==> flow/design.v <==
module CREmux #(
    parameter DATA_WIDTH = 32
)(
    input logic [DATA_WIDTH-1:0] ImmExt,
    input logic [DATA_WIDTH-1:0] RD2,
    input logic ALUsrc,
    output logic [DATA_WIDTH-1:0] SrcB
);
assign SrcB = (ALUsrc) ? ImmExt  : RD2;
endmodule
module CREtop #(
    parameter DATA_WIDTH = 32
)(
    input logic [DATA_WIDTH-1:0] instr,
    input logic clk,
    input logic zero,
    input logic [DATA_WIDTH-1:0] WD3,
    input logic [DATA_WIDTH-1:0] PCPlus4,  
    output logic PCSrc,  
    output logic ResultSrc,  
    output logic MemWrite,  
    output logic [3:0] ALUControl,  
    output logic Jump,  
    output logic [DATA_WIDTH-1:0] SrcA,  
    output logic [DATA_WIDTH-1:0] SrcBOut,  
    output logic [DATA_WIDTH-1:0] ImmExt,
    output logic [DATA_WIDTH-1:0] RD2out,
    output logic [DATA_WIDTH-1:0] a0
);
logic Int_ALUSrc;
logic [DATA_WIDTH-1:0] Int_Immediate;
logic [2:0] Int_ImmSrc;
logic Int_RegWrite;
logic [DATA_WIDTH-1:0] Int_SrcB;
ControlUnit ConUnit(
    .op(instr[6:0]),
    .funct3(instr[14:12]),
    .funct7(instr[31:25]),
    .Zero(zero),
    .PCSrc(PCSrc),
    .ResultSrc(ResultSrc),
    .MemWrite(MemWrite),
    .ALUControl(ALUControl),
    .ALUSrc(Int_ALUSrc),
    .ImmSrc(Int_ImmSrc),
    .RegWrite(Int_RegWrite),
    .Jump(Jump)
);
SignExt #(
    .DATA_WIDTH(DATA_WIDTH)
) SignEx(
    .ImmSrc(Int_ImmSrc),  
    .ImmInput(instr[31:7]),  
    .ImmExt(Int_Immediate)  
);
CREmux #(
    .DATA_WIDTH(DATA_WIDTH)
) mux(
    .ImmExt(Int_Immediate),  
    .RD2(Int_SrcB),  
    .ALUsrc(Int_ALUSrc),  
    .SrcB(SrcBOut)
);
RegFile #(
    .DATA_WIDTH(DATA_WIDTH)
) Register(
    .clk(clk),
    .A1(instr[19:15]),  
    .A2(instr[24:20]),  
    .A3(instr[11:7]),  
    .WD3(WD3),  
    .WE3(Int_RegWrite),  
    .RD1(SrcA),
    .RD2(Int_SrcB),
    .a0(a0)
);
assign ImmExt = Int_Immediate;
assign RD2out = Int_SrcB;
endmodule
module ControlUnit(
    input logic [6:0] op,
    input logic [2:0] funct3,
    input logic [6:0] funct7,
    input logic Zero,
    output logic PCSrc,
    output logic ResultSrc,
    output logic MemWrite,
    output logic [3:0] ALUControl,
    output logic ALUSrc,
    output logic [2:0] ImmSrc,
    output logic RegWrite,
    output logic Jump  
);
always_comb begin
    PCSrc      = 0;
    ResultSrc  = 0;
    MemWrite   = 0;
    ALUControl = 4'b0000;
    ALUSrc     = 0;
    ImmSrc     = 3'b000;
    RegWrite   = 0;
    Jump       = 0;
    case(op)
        7'b0110011: begin
            RegWrite = 1'b1;
            ALUSrc   = 1'b0;
            case(funct3)
                3'b000: ALUControl = (funct7 == 7'b0100000) ? 4'b0001 : 4'b0000;  
                3'b111: ALUControl = 4'b0010;  
                3'b110: ALUControl = 4'b0011;  
                3'b100: ALUControl = 4'b0101;  
                3'b001: ALUControl = 4'b1010;  
                3'b101: ALUControl = (funct7 == 7'b0100000) ? 4'b0111 : 4'b0110;  
                3'b010: ALUControl = 4'b1000;  
                3'b011: ALUControl = 4'b1001;  
                default: ALUControl = 4'b0000;
            endcase
        end
        7'b0010011: begin 
            RegWrite = 1;  
            ALUSrc = 1;  
            ImmSrc = 3'b000;  
            case (funct3)
                    3'b000: ALUControl = 4'b0000;  
                    3'b111: ALUControl = 4'b0010;  
                    3'b110: ALUControl = 4'b0011;  
                    3'b100: ALUControl = 4'b0101;  
                    3'b001: ALUControl = 4'b1010;  
                    3'b101: ALUControl = (funct7 == 7'b0100000) ? 4'b0111 : 4'b0110;  
                    3'b010: ALUControl = 4'b1000;  
                    3'b011: ALUControl = 4'b1001;  
                    default: ALUControl = 4'b0000;
            endcase
            end
        7'b0000011: begin  
                RegWrite   = 1;
                ALUSrc    = 1;
                ResultSrc  = 1;
                ImmSrc     = 3'b000;
                ALUControl = 4'b0000;  
            end
            7'b0100011: begin  
                MemWrite   = 1;
                ALUSrc     = 1;
                ImmSrc     = 3'b001;
                ALUControl = 4'b0000;  
            end
            7'b1100011: begin  
                ALUSrc = 1'b0;
                ImmSrc = 3'b010;
                ALUControl = 4'b0001;  
                case(funct3)   
                    3'b000: PCSrc = Zero;  
                    3'b001: PCSrc = ~Zero;   
                    default: PCSrc = 0;
                endcase
            end
            7'b1101111: begin  
                PCSrc      = 1;
                RegWrite   = 1;
                ImmSrc     = 3'b100;
                Jump       = 1;  
            end
            7'b0110111: begin  
                ALUSrc     = 1;
                RegWrite   = 1;
                ImmSrc     = 3'b011;
                ALUControl = 4'b0000;
            end
            default: begin
            end
        7'b1100111: begin  
            PCSrc = 1;
            RegWrite   = 1;       
            ALUSrc     = 1;       
            ImmSrc     = 3'b000;  
            ALUControl = 4'b0000;  
            Jump       = 1;       
        end
    endcase
end
endmodule
module RegFile #(
    parameter DATA_WIDTH = 32,
    parameter NUM_REGS = 32
)(
    input logic clk,
    input logic [$clog2(NUM_REGS)-1 :0] A1,
    input logic [$clog2(NUM_REGS)-1 :0] A2,
    input logic [$clog2(NUM_REGS)-1 :0] A3,
    input logic [DATA_WIDTH -1 :0] WD3,  
    input logic WE3,
    output logic [DATA_WIDTH -1 :0] RD1,  
    output logic [DATA_WIDTH -1 :0] RD2,  
    output logic [DATA_WIDTH -1 :0] a0  
);
logic [DATA_WIDTH -1:0] regs [NUM_REGS];
initial begin
    for (int i = 0; i < NUM_REGS; i++) begin
        regs[i] = 32'b0;
    end
end
always_ff @(posedge clk) begin
    if(WE3 && A3 != 0) begin   
        regs[A3] <= WD3;  
    end
end
    assign RD1 = (A1== 0) ? 32'b0 :regs[A1];
    assign RD2 = (A2== 0) ? 32'b0 : regs[A2];
    assign a0 = regs[10];  
endmodule
module SignExt #(
    parameter DATA_WIDTH = 32
)(
    input [2:0] ImmSrc,
    input [DATA_WIDTH-1:7] ImmInput,
    output [DATA_WIDTH -1:0] ImmExt
);
logic [11:0] immS;
logic [12:0] immB;
logic [20:0] immJ;
logic   [DATA_WIDTH-1:0] Int_ImmExt;
always_comb begin
    immS = '0;
    immB = '0;
    immJ = '0;
    Int_ImmExt = '0;
    case(ImmSrc)
        3'b000: begin
            Int_ImmExt = {{20{ImmInput[31]}}, ImmInput[31:20]};
        end     
        3'b001:begin
            immS = {ImmInput[31:25],ImmInput[11:7]};
            Int_ImmExt = {{20{immS[11]}}, immS};
        end
        3'b010: begin
            immB = {ImmInput[31],ImmInput[7],ImmInput[30:25], ImmInput[11:8],1'b0};
            Int_ImmExt = {{19{immB[12]}}, immB};
        end
        3'b011: begin
            Int_ImmExt = {ImmInput[31:12], 12'b0};  
        end
        3'b100: begin
            immJ = {ImmInput[31],ImmInput[19:12],ImmInput[20],ImmInput[30:21], 1'b0};  
            Int_ImmExt = {{11{immJ[20]}}, immJ};
        end
        default: Int_ImmExt = 32'b0;
    endcase
end
assign ImmExt = Int_ImmExt;
endmodule
From RTL to reports: CREtop. Tool output for the design above, in the order of the flow. Line numbers count from 1 in the design file above. Library cell names are shortened. The mark - stands for no value.

Design top: CREtop. Clock port: clk. Cell library: sky130hd. Corner: tt_025C_1v80.

After elaboration. Yosys after proc, flatten, opt, wreduce and memory -nomap, before mapping. Enables and synchronous resets that opt folds into registers are not counted as muxes. Memory bits, and registers merged into a memory's read port (data or address), are not among the register bits. Print and check cells are not counted. Yosys's memory passes give these memory sizes; they may raise the number of words (mostly to a power of two), join words into wider ones and drop unused or constant bits.

The figure for eq/ne operators is 20. The entry for mux-type cells reads 20. Bitwise gates (word level): 1. For reductions and logical operators the number is 9.

Operators with widths (count): 32-bit parallel mux with 5-bit select (1); 32-bit two-way mux (4); 4-bit parallel mux with 8-bit select (2); 7-bit by 6-bit equality test with 1-bit output with constant B (4); 7-bit equality test with constant B (3); 3-bit equality test with constant B (5); 3-bit by 2-bit equality test with 1-bit output with constant B (4); 4-bit parallel mux with 3-bit select (1); 3-bit parallel mux with 4-bit select (1); 5-bit zero test (2); 1-bit two-way mux (8); 7-bit by 2-bit equality test with 1-bit output with constant B (1); 7-bit by 5-bit equality test with 1-bit output with constant B (1); 3-bit by 1-bit equality test with 1-bit output with constant B (2); 3-bit zero test (2); 6-bit OR reduction (1); 5-bit nonzero test (1); 5-bit OR reduction (1); 5-bit two-way mux (1); 1-bit parallel mux with 2-bit select (2); 2-bit OR reduction (1); 1-bit logical AND (1); 1-bit inverter (1).

Under bits in registers stands 0. For bits in writable memories the number is 1024. For memory cells the number is 1. Under output and inout bits stands 168. For cells after elaboration the number is 51.

Memory list: Register.regs (depth 32, width 32, read ports 3, wr ports 1, line 197) `logic [DATA_WIDTH -1:0] regs [NUM_REGS];`.

Logic depth. Yosys ltp: most cells in a row. Word level: on the elaborated netlist, between registers, memories and ports. Mapped: between sequential cells and ports; inverters and the memories' decode and read muxes count.

Under word-level depth stands 5. The entry for ABC_AREA reads 0. The entry for mapped depth reads 10. For mapped depth without buffers the number is 5.

After synthesis. The flow's flattened synthesis, as Yosys stat reports it; memories are mapped. The netlist is that of the ABC_AREA named above (0 if unset); the other value can give another one.

Cell types: edfxtp_1 (count 1024, total area 3.07E+04 um^2); mux4_2 (count 422, total area 9.5E+03 um^2); mux2i_1 (count 298, total area 2.98E+03 um^2); a22oi_1 (count 147, total area 1.1E+03 um^2); clkbuf_1 (count 93, total area 349.085 um^2); nand3_1 (count 65, total area 325.312 um^2); buf_6 (count 23, total area 258.998 um^2); nand2_1 (count 65, total area 243.984 um^2); nor2_1 (count 64, total area 240.23 um^2); buf_2 (count 47, total area 235.226 um^2); o21ai_0 (count 40, total area 200.192 um^2); mux4_1 (count 7, total area 183.926 um^2); buf_4 (count 24, total area 180.173 um^2); a21o_1 (count 23, total area 172.666 um^2); inv_1 (count 41, total area 153.898 um^2); a22o_1 (count 15, total area 131.376 um^2); and4_1 (count 15, total area 131.376 um^2); mux2_2 (count 11, total area 123.869 um^2).

Other cell types: 47; their cells: 168.

The entry for cell count reads 2592. The entry for chip area (Yosys) reads 48462.7 um^2. Area of sequential cells: 30749.5 um^2. Under mapped flip-flops stands 1024. The figure for buffer cells is 202.

By module: a second synthesis without flattening, with its own total; a netlist apart from the flattened one above.

The figure for cell total of the unflattened synthesis is 2576. Area total of the unflattened synthesis: 48417.7 um^2.

Rows give one instance, submodules left out.

Modules: RegFile (DATA_WIDTH=32) (times used 1, cells 2400, area 47015.1 um^2, sequential area 30749.5 um^2); CREmux (DATA_WIDTH=32) (times used 1, cells 36, area 544.3 um^2, sequential area 0.0 um^2); SignExt (DATA_WIDTH=32) (times used 1, cells 94, area 540.5 um^2, sequential area 0.0 um^2); ControlUnit (times used 1, cells 46, area 317.8 um^2, sequential area 0.0 um^2); CREtop (times used 1, cells 0, area 0.0 um^2, sequential area 0.0 um^2).

Path before layout. OpenSTA on the mapped netlist: ideal clock, no wires. The path of least setup slack (recovery checks aside). Input and output delay are each 20% of the period. Register names are those of the netlist, which keeps one name where synthesis merged equal registers.

Kind: input port to flip-flop. Start: input instr[4]. End: memory Register.regs[13][0]. For clock period the number is 4940 ps. The figure for external input delay is 988 ps. The entry for library setup time reads 421 ps. The entry for arrival reads 3560 ps. The entry for path slack reads 959 ps. Under delay of the path stands 2993 ps. Stages on the path: 7. Buffers on the path: 2. Synthesis period reached: 3981 ps.

"delay of the path" = arrival - input delay + setup time. "stages on the path": output pins that drive a net of the path, with the launching flip-flop's if there is one; two outputs of one cell count as two. "synthesis period reached" is the clock period less the worst setup slack; recovery checks do not enter. This is arithmetic on one report: input and output delays are still those of the set period (20% each). The rows between start and end are the longest chain of elaborated cells between them; the timing report does not say that the signal goes this way. Where chains are equally long, one stands for them. A line is the first line of the expression or statement that the cell stems from. Yosys adds cells for indexed reads and writes and turns some case tables into memories. Only ways into the end's enable, where the timed path ends, are counted here.

Cells stage by stage: clkbuf_1 > nand2b_1 > or3_1 > clkbuf_1 > a21oi_1 > nand3_1 > nor2_1. The figure for cells in the longest elaborated chain is 5.

Ends and longest elaborated chain, after synthesis: from (decl) (line 14) `input logic [DATA_WIDTH-1:0] instr,`; 7-bit equality test (line 103) `case(op)`; 6-bit OR reduction; 1-bit two-way mux (line 103); 1-bit logical AND (line 204) `if(WE3 && A3 != 0) begin`; 5-bit two-way mux (line 204); to (decl) (line 197) `logic [DATA_WIDTH -1:0] regs [NUM_REGS];`.

Path in the finished layout. From the final timing report of run 2: the path of least setup slack in the routed layout; clock arrival at registers is part of the times. The path's times are printed in steps of 10 ps; the period is the one set.

Kind: flip-flop to output port. Start: memory Register.regs[19][26]. End: output SrcBOut[26]. For clock period the number is 2230 ps. The figure for output delay is 450 ps. The entry for arrival reads 3120 ps. The entry for path slack reads -1340 ps. Stages on the path: 8. Buffers on the path: 2.

The rows between start and end are the longest chain of elaborated cells between them; the timing report does not say that the signal goes this way. Where chains are equally long, one stands for them. A memory read counts as a cell of the chain, while the word-level depth stops at memories.

Cells stage by stage: edfxtp_1 > mux4_2 > mux2_4 > a221o_2 > and3_4 > buf_12 > mux2_2 > buf_6. The figure for cells in the longest elaborated chain is 3.

Ends and longest elaborated chain, post-layout: from (decl) (line 197) `logic [DATA_WIDTH -1:0] regs [NUM_REGS];`; memory 32 x 32 bit (line 197); 32-bit two-way mux (line 209) `assign RD2 = (A2== 0) ? 32'b0 : regs[A2];`; 32-bit two-way mux (line 9) `assign SrcB = (ALUsrc) ? ImmExt  : RD2;`; to (decl) (line 25) `output logic [DATA_WIDTH-1:0] SrcBOut,`.

Wiki page: CREtop / flow data

CREtop through Yosys and OpenROAD on sky130hd: 2 stored runs, unordered, with their settings and measured results. The constraints put input and output delay at 20% of the set period each and load the outputs with 0.01 pF. By "achieved period" is meant the clock period of the run minus its worst setup slack. This is arithmetic on one report: input and output delays are still those of the set period (20% each). "worst setup path time" = time allowed to the worst setup path (clock period - input delay - output delay, where it has them) - its slack; a late launch clock adds to it, a late capture clock takes from it. "total design power" rests on the timing tool's default activity at the inputs, not on a simulated workload. "worst setup path time" is known to 10 ps.

Files of run 1:
==> flow/run.sh <==
#!/bin/bash
# the make line also repeats the synthesis and layout settings of config.mk as NAME=value (left out here)
make -C /OpenROAD-flow-scripts/flow DESIGN_CONFIG=/design/flow/config.mk WORK_HOME=/design/flow/orfs CLKGATE_MAP_FILE= finish
==> flow/config.mk <==
export PLATFORM = sky130hd
export DESIGN_NAME = CREtop
export DESIGN_NICKNAME = CREtop
export VERILOG_FILES = /design/flow/design.v
export SDC_FILE = /design/flow/constraint.sdc
export NUM_CORES = 4
export LEC_CHECK = 0
export CAP_MARGIN = 20
export CELL_PAD_IN_SITES_DETAIL_PLACEMENT = 2
export CORE_MARGIN = 3
export CORE_UTILIZATION = 58
export CTS_CLUSTER_DIAMETER = 94
export CTS_CLUSTER_SIZE = 76
export GPL_TIMING_DRIVEN = 0
export MAX_ROUTING_LAYER = met5
export SETUP_SLACK_MARGIN = 1.59
export SLEW_MARGIN = 0
export TNS_END_PERCENT = 85
==> flow/constraint.sdc <==
create_clock -name core_clock -period 5.36 [get_ports {clk}]
set_input_delay 1.0720 -clock core_clock [delete_from_list [all_inputs] [get_ports {clk}]]
set_output_delay 1.0720 -clock core_clock [all_outputs]
set_load 0.01 [all_outputs]

Outcome of run 1: stopped before the end: placement reported DPL-0033.

Files of run 2:
==> flow/run.sh <==
#!/bin/bash
# the make line also repeats the synthesis and layout settings of config.mk as NAME=value (left out here)
make -C /OpenROAD-flow-scripts/flow DESIGN_CONFIG=/design/flow/config.mk WORK_HOME=/design/flow/orfs CLKGATE_MAP_FILE= finish
==> flow/config.mk <==
export PLATFORM = sky130hd
export DESIGN_NAME = CREtop
export DESIGN_NICKNAME = CREtop
export VERILOG_FILES = /design/flow/design.v
export SDC_FILE = /design/flow/constraint.sdc
export NUM_CORES = 4
export LEC_CHECK = 0
export CAP_MARGIN = 20
export CELL_PAD_IN_SITES_GLOBAL_PLACEMENT = 2
export CORE_MARGIN = 8
export CORE_UTILIZATION = 18
export MAX_ROUTING_LAYER = met5
export MIN_ROUTING_LAYER = met2
export PLACE_DENSITY_LB_ADDON = 0.19
export SETUP_SLACK_MARGIN = 0.32
export SLEW_MARGIN = 20
export TNS_END_PERCENT = 20
==> flow/constraint.sdc <==
create_clock -name core_clock -period 2.23 [get_ports {clk}]
set_input_delay 0.4460 -clock core_clock [delete_from_list [all_inputs] [get_ports {clk}]]
set_output_delay 0.4460 -clock core_clock [all_outputs]
set_load 0.01 [all_outputs]

Results of run 2. The smallest setup slack is -1340 ps. The measured achieved period is 3570 ps. The post-layout utilization is 26.3%. The die area stands at 286097.0 um^2. The measured total design power is 48428 uW. The measured worst-case hold slack is 486 ps. The synthesized cell area comes to 48462.7 um^2. The worst setup path time stands at 3120 ps. Worst setup path kind: flip-flop to output port. The area of the standard cells in the finished layout reads 70380.0 um^2. The measured summed negative setup slack is -80201 ps.
