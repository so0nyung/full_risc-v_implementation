==> flow/design.v <==
module PCAdd #(
    DATA_WIDTH = 32
)(
    input logic [DATA_WIDTH-1:0] PC,
    input logic [DATA_WIDTH-1:0] ImmOp,
    output logic [DATA_WIDTH-1:0] branch_PC
);
always_comb begin
    branch_PC = PC + ImmOp; 
end
endmodule
module PCReg #(
    offset = 4,
    DATA_WIDTH = 32
)(
    input logic     clk,
    input logic     rst,
    input logic     [DATA_WIDTH-1 :0] next_PC,
    output logic    [DATA_WIDTH-1 :0 ] PC,
    output logic [DATA_WIDTH-1:0] inc_PC
);
always_ff @(posedge clk or posedge rst) begin
    if(rst) begin
        PC <= '0;
        inc_PC <= '0;
    end else begin
        PC <= next_PC;
        inc_PC <= PC + offset;
    end
end
endmodule
module PCRegi #(
    parameter DATA_WIDTH = 32
)(
    input logic clk,
    input logic rst,
    input logic PCsrc,
    input logic [DATA_WIDTH-1:0] ImmOperator,
    output logic [DATA_WIDTH-1:0] PC
);
logic [ DATA_WIDTH -1 :0] current_PC;
logic [DATA_WIDTH-1:0] branch_PC_loc;
logic [DATA_WIDTH-1:0] next_PC_loc;
muxReg #(
    .DATA_WIDTH(DATA_WIDTH)
) mux(
    .PCsrc(PCsrc), 
    .branch_PC(branch_PC_loc),
    .inc_PC(inc_PC),
    .next_PC(next_PC_loc)
);
PCReg #(
    .offset(4),
    .DATA_WIDTH(DATA_WIDTH)
) pc_reg(
    .clk(clk),
    .rst(rst),
    .next_PC(next_PC_loc),
    .PC(current_PC),
    .inc_PC(inc_PC)
);
PCAdd #(
    .DATA_WIDTH(DATA_WIDTH)  
) adder(
    .PC(current_PC),
    .ImmOp(ImmOperator), 
    .branch_PC(branch_PC_loc) 
);   
assign PC = current_PC;
endmodule
module muxReg #(
    parameter DATA_WIDTH = 32
)(
    input logic PCsrc,
    input logic [DATA_WIDTH-1:0] branch_PC,
    input logic [DATA_WIDTH-1:0] inc_PC,
    output logic [DATA_WIDTH-1:0] next_PC
);
always_comb begin
    if(PCsrc) begin
        next_PC = branch_PC;
    end else begin
        next_PC = inc_PC;
    end
end
endmodule
* Step by step through the tools: PCRegi
What the tools print for PCRegi, step after step.
Line numbers count from 1 in the design file above.
Operators carry their Yosys type and port widths (W data, S select, Z words).
Cell names lack the library's common part.
The mark - stands for no value.
- Top :: PCRegi
- Clock input :: clk
- Library :: sky130hd
- Timing corner :: tt_025C_1v80

* Word level
Counts by Yosys on the flattened word-level netlist (proc, flatten, opt, wreduce; memories kept). Register bits leave out memories and registers merged into their read ports (data or address); mux counts leave out enables and synchronous resets folded into registers. Print and check cells are left out. Cells with the same type and inputs are merged into one.
- $add $sub $neg :: 2
- Mux-type cells :: 1
** Operators with widths (count)
- $add A32 B32 Y32 :: 1
- $mux W32 :: 1
- $add A1 B1 Y1 const B :: 1
- Register bits :: 33
- Input port bits :: 35
- Output and inout bits :: 32
- Word-level cells :: 5

* Depth
Yosys ltp: most cells in a row. Word level: on the elaborated netlist, between registers, memories and ports. Mapped: between sequential cells and ports; inverters and the memories' decode and read muxes count.
- Depth after elaboration :: 2
- ABC_AREA :: 0
- Gate-level depth with buffers :: 10
- Depth with buffers taken out :: 10

* Netlist
The flow's flattened synthesis, as Yosys stat reports it; memories are mapped. The netlist is that of the ABC_AREA named above (0 if unset); the other value can give another one.
- Standard cells after synthesis :: 316
- Cell area after synthesis :: 2766.4 µm²
- Area of sequential cells :: 825.8 µm²
- Flip-flop cells :: 33
- Buffers :: 9
** Cells by type
- dfrtp_1 :: count 33, area in all 825.792 µm²
- ha_1 :: count 31, area in all 387.872 µm²
- a21oi_1 :: count 34, area in all 170.163 µm²
- and2_1 :: count 23, area in all 143.888 µm²
- xnor2_1 :: count 14, area in all 122.618 µm²
- nand2_1 :: count 31, area in all 116.362 µm²
- a21o_1 :: count 13, area in all 97.594 µm²
- xor2_1 :: count 9, area in all 78.826 µm²
- o21ai_0 :: count 13, area in all 65.062 µm²
- nor2_1 :: count 15, area in all 56.304 µm²
- nor2b_1 :: count 9, area in all 56.304 µm²
- nand4_1 :: count 8, area in all 50.048 µm²
- a211oi_1 :: count 6, area in all 45.043 µm²
- a31oi_1 :: count 6, area in all 37.536 µm²
- clkbuf_1 :: count 9, area in all 33.782 µm²
- nand3_1 :: count 6, area in all 30.029 µm²
- o21a_1 :: count 4, area in all 30.029 µm²
- and3_1 :: count 4, area in all 25.024 µm²
Not listed: further types 31, cells in them 48.
The figures by module come from a second, unflattened synthesis with its own total; it is not the netlist above.
- Cells (unflattened synthesis) :: 423
- Area total of the unflattened synthesis :: 4466.8 µm²
Each row is one instance without its submodules.
** Modules
- PCReg :: times used 1, cells 146, area 2170.8 µm², seq. area 1601.5 µm²
- PCAdd #(DATA_WIDTH=32) :: times used 1, cells 240, area 1747.9 µm², seq. area 0.0 µm²
- muxReg #(DATA_WIDTH=32) :: times used 1, cells 36, area 544.3 µm², seq. area 0.0 µm²
- PCRegi :: times used 1, cells 1, area 3.8 µm², seq. area 0.0 µm²

* Timing after synthesis
OpenSTA on the mapped netlist: ideal clock, no wires. The path of least setup slack (recovery checks aside). Input and output delay are each 20% of the period. Register names are those of the netlist, which keeps one name where synthesis merged equal registers.
- Kind :: input port to flip-flop
- Start point :: in ImmOperator[3]
- End point :: reg pc_reg.PC[31]
- Clock period :: 3.4 ns
- External input delay :: 0.680 ns
- Library setup time :: 0.119 ns
- Time at the first pin :: 0.680 ns
- Arrival :: 2.543 ns
- Data required time :: 3.281 ns
- Path slack :: 0.738 ns
- Path delay :: 1.982 ns
- Stages on the path :: 8
- Path buffers :: 0
- Synthesis period reached :: 2.662 ns
"path delay" is the arrival time less input delay plus setup time.
"stages on the path": output pins that drive a net of the path, with the launching flip-flop's if there is one; two outputs of one cell count as two.
"synthesis period reached" is the clock period less the worst setup slack; recovery checks do not enter. This is arithmetic on one report: input and output delays are still those of the set period (20% each).
Between the ends stands the longest chain of elaborated cells between them, by number of cells; it is not shown to be the way that was timed. Of several equally long chains one is given.
Each line given opens the expression or statement behind the cell; cells for indexed reads and writes are added by Yosys, which also makes memories of some case tables.
- Cell sequence :: ha_1 o211ai_2 o211ai_2 a41oi_2 o31a_1 a2111o_1 and3_1 o21a_1
- Length of the longest elaborated chain :: 2
- Elaborated cells on any way between the ends :: 2
- Source lines of those cells :: 2
- Those cells by class :: add/sub (1); mux (1)
** Ends and longest elaborated chain, after synthesis
- start, declared :: RTL line 38 : input logic [DATA_WIDTH-1:0] ImmOperator,
- $add A32 B32 Y32 :: RTL line 9 : branch_PC = PC + ImmOp;
- $mux W32 :: RTL line 80 : if(PCsrc) begin
- end, assigned :: RTL line 24 : PC <= '0;
- end, assigned :: RTL line 27 : PC <= next_PC;
- end, declared :: RTL line 19 : output logic    [DATA_WIDTH-1 :0 ] PC,

* Worst path after layout
Path of least setup slack in the final report of record 1 (OpenROAD, finished layout, wires in). Where an end is a register, its clock arrival counts in the times.
- Kind :: flip-flop to flip-flop
- Start point :: reg pc_reg.PC[8]
- End point :: reg pc_reg.PC[27]
- Clock period :: 2.78 ns
- Library setup time :: 0.08 ns
- Time at the first pin :: 0.28 ns
- Arrival :: 2.58 ns
- Data required time :: 2.98 ns
- Path slack :: 0.39 ns
- Stages on the path :: 9
- Path buffers :: 0
Between the ends stands the longest chain of elaborated cells between them, by number of cells; it is not shown to be the way that was timed. Of several equally long chains one is given.
- Cell sequence :: dfrtp_1 ha_4 o211ai_1 nor2_1 a41oi_2 o31a_1 a21oi_2 or4b_1 o211ai_1
- Length of the longest elaborated chain :: 2
- Elaborated cells on any way between the ends :: 2
- Source lines of those cells :: 2
- Those cells by class :: add/sub (1); mux (1)
** Ends and longest elaborated chain, post-layout
- start, declared :: RTL line 19 : output logic    [DATA_WIDTH-1 :0 ] PC,
- start, assigned :: RTL line 24 : PC <= '0;
- start, assigned :: RTL line 27 : PC <= next_PC;
- $add A32 B32 Y32 :: RTL line 9 : branch_PC = PC + ImmOp;
- $mux W32 :: RTL line 80 : if(PCsrc) begin
- end, assigned :: RTL line 24
- end, assigned :: RTL line 27
- end, declared :: RTL line 19

# Flow runs of PCRegi

Stored flow runs of PCRegi (2 of them; Yosys, OpenROAD, sky130hd). They differ in their settings and are not a sequence. Constraints: input delay and output delay 20% of the set period each, output load 0.01 pF.
By "period achieved" is meant the clock period of the run minus its worst setup slack. This is arithmetic on one report: input and output delays are still those of the set period (20% each).
By "worst path time" is meant the share of the clock period that the worst setup path is allowed (20% is reserved at inputs, 20% at outputs), minus its slack. Clock arrival times at its registers enter into it.
By "overall power" is meant OpenSTA's value without simulated activity: inputs other than the clock are taken to toggle once in ten clock periods, and the tool carries that through the logic.

* Record 1
** Files
==> flow/run.sh <==
#!/bin/bash
# the make line also repeats the synthesis and layout settings of config.mk as NAME=value (left out here)
make -C /OpenROAD-flow-scripts/flow DESIGN_CONFIG=/design/flow/config.mk WORK_HOME=/design/flow/orfs CLKGATE_MAP_FILE= finish
==> flow/config.mk <==
export PLATFORM = sky130hd
export DESIGN_NAME = PCRegi
export DESIGN_NICKNAME = PCRegi
export VERILOG_FILES = /design/flow/design.v
export SDC_FILE = /design/flow/constraint.sdc
export NUM_CORES = 4
export LEC_CHECK = 0
export CAP_MARGIN = 20
export CELL_PAD_IN_SITES_DETAIL_PLACEMENT = 0
export CORE_ASPECT_RATIO = 0.64
export CORE_MARGIN = 2
export CORE_UTILIZATION = 21
export PLACE_DENSITY = 0.85
export SETUP_SLACK_MARGIN = 0.68
export SLEW_MARGIN = 20
==> flow/constraint.sdc <==
create_clock -name core_clock -period 2.78 [get_ports {clk}]
set_input_delay 0.5560 -clock core_clock [delete_from_list [all_inputs] [get_ports {clk}]]
set_output_delay 0.5560 -clock core_clock [all_outputs]
set_load 0.01 [all_outputs]
** Results
- Worst setup slack after layout :: 0.395 ns
- Summed negative setup slack :: 0.000 ns
- Period achieved :: 2.385 ns
- Die size :: 14130.6 µm²
- Overall power :: 5575 µW
- Area of the standard cells in the finished layout :: 5054.9 µm²
- Utilization of the finished layout :: 39.4 %
- Worst path time :: 2.39 ns
- Type of the worst setup path :: flip-flop to flip-flop
- Mapped cell area after synthesis :: 2766.4 µm²

* Record 2
** Files
==> flow/run.sh <==
#!/bin/bash
# the make line also repeats the synthesis and layout settings of config.mk as NAME=value (left out here)
make -C /OpenROAD-flow-scripts/flow DESIGN_CONFIG=/design/flow/config.mk WORK_HOME=/design/flow/orfs CLKGATE_MAP_FILE= finish
==> flow/config.mk <==
export PLATFORM = sky130hd
export DESIGN_NAME = PCRegi
export DESIGN_NICKNAME = PCRegi
export VERILOG_FILES = /design/flow/design.v
export SDC_FILE = /design/flow/constraint.sdc
export NUM_CORES = 4
export LEC_CHECK = 0
export CAP_MARGIN = 20
export CORE_MARGIN = 2
export CORE_UTILIZATION = 40
export SLEW_MARGIN = 20
==> flow/constraint.sdc <==
create_clock -name core_clock -period 1.42 [get_ports {clk}]
set_input_delay 0.2840 -clock core_clock [delete_from_list [all_inputs] [get_ports {clk}]]
set_output_delay 0.2840 -clock core_clock [all_outputs]
set_load 0.01 [all_outputs]
** Results
- Worst setup slack after layout :: -0.909 ns
- Summed negative setup slack :: -18.598 ns
- Period achieved :: 2.329 ns
- Die size :: 7596.9 µm²
- Overall power :: 10095 µW
- Area of the standard cells in the finished layout :: 4976.0 µm²
- Utilization of the finished layout :: 73.6 %
- Worst path time :: 2.33 ns
- Type of the worst setup path :: flip-flop to flip-flop
- Mapped cell area after synthesis :: 2766.4 µm²
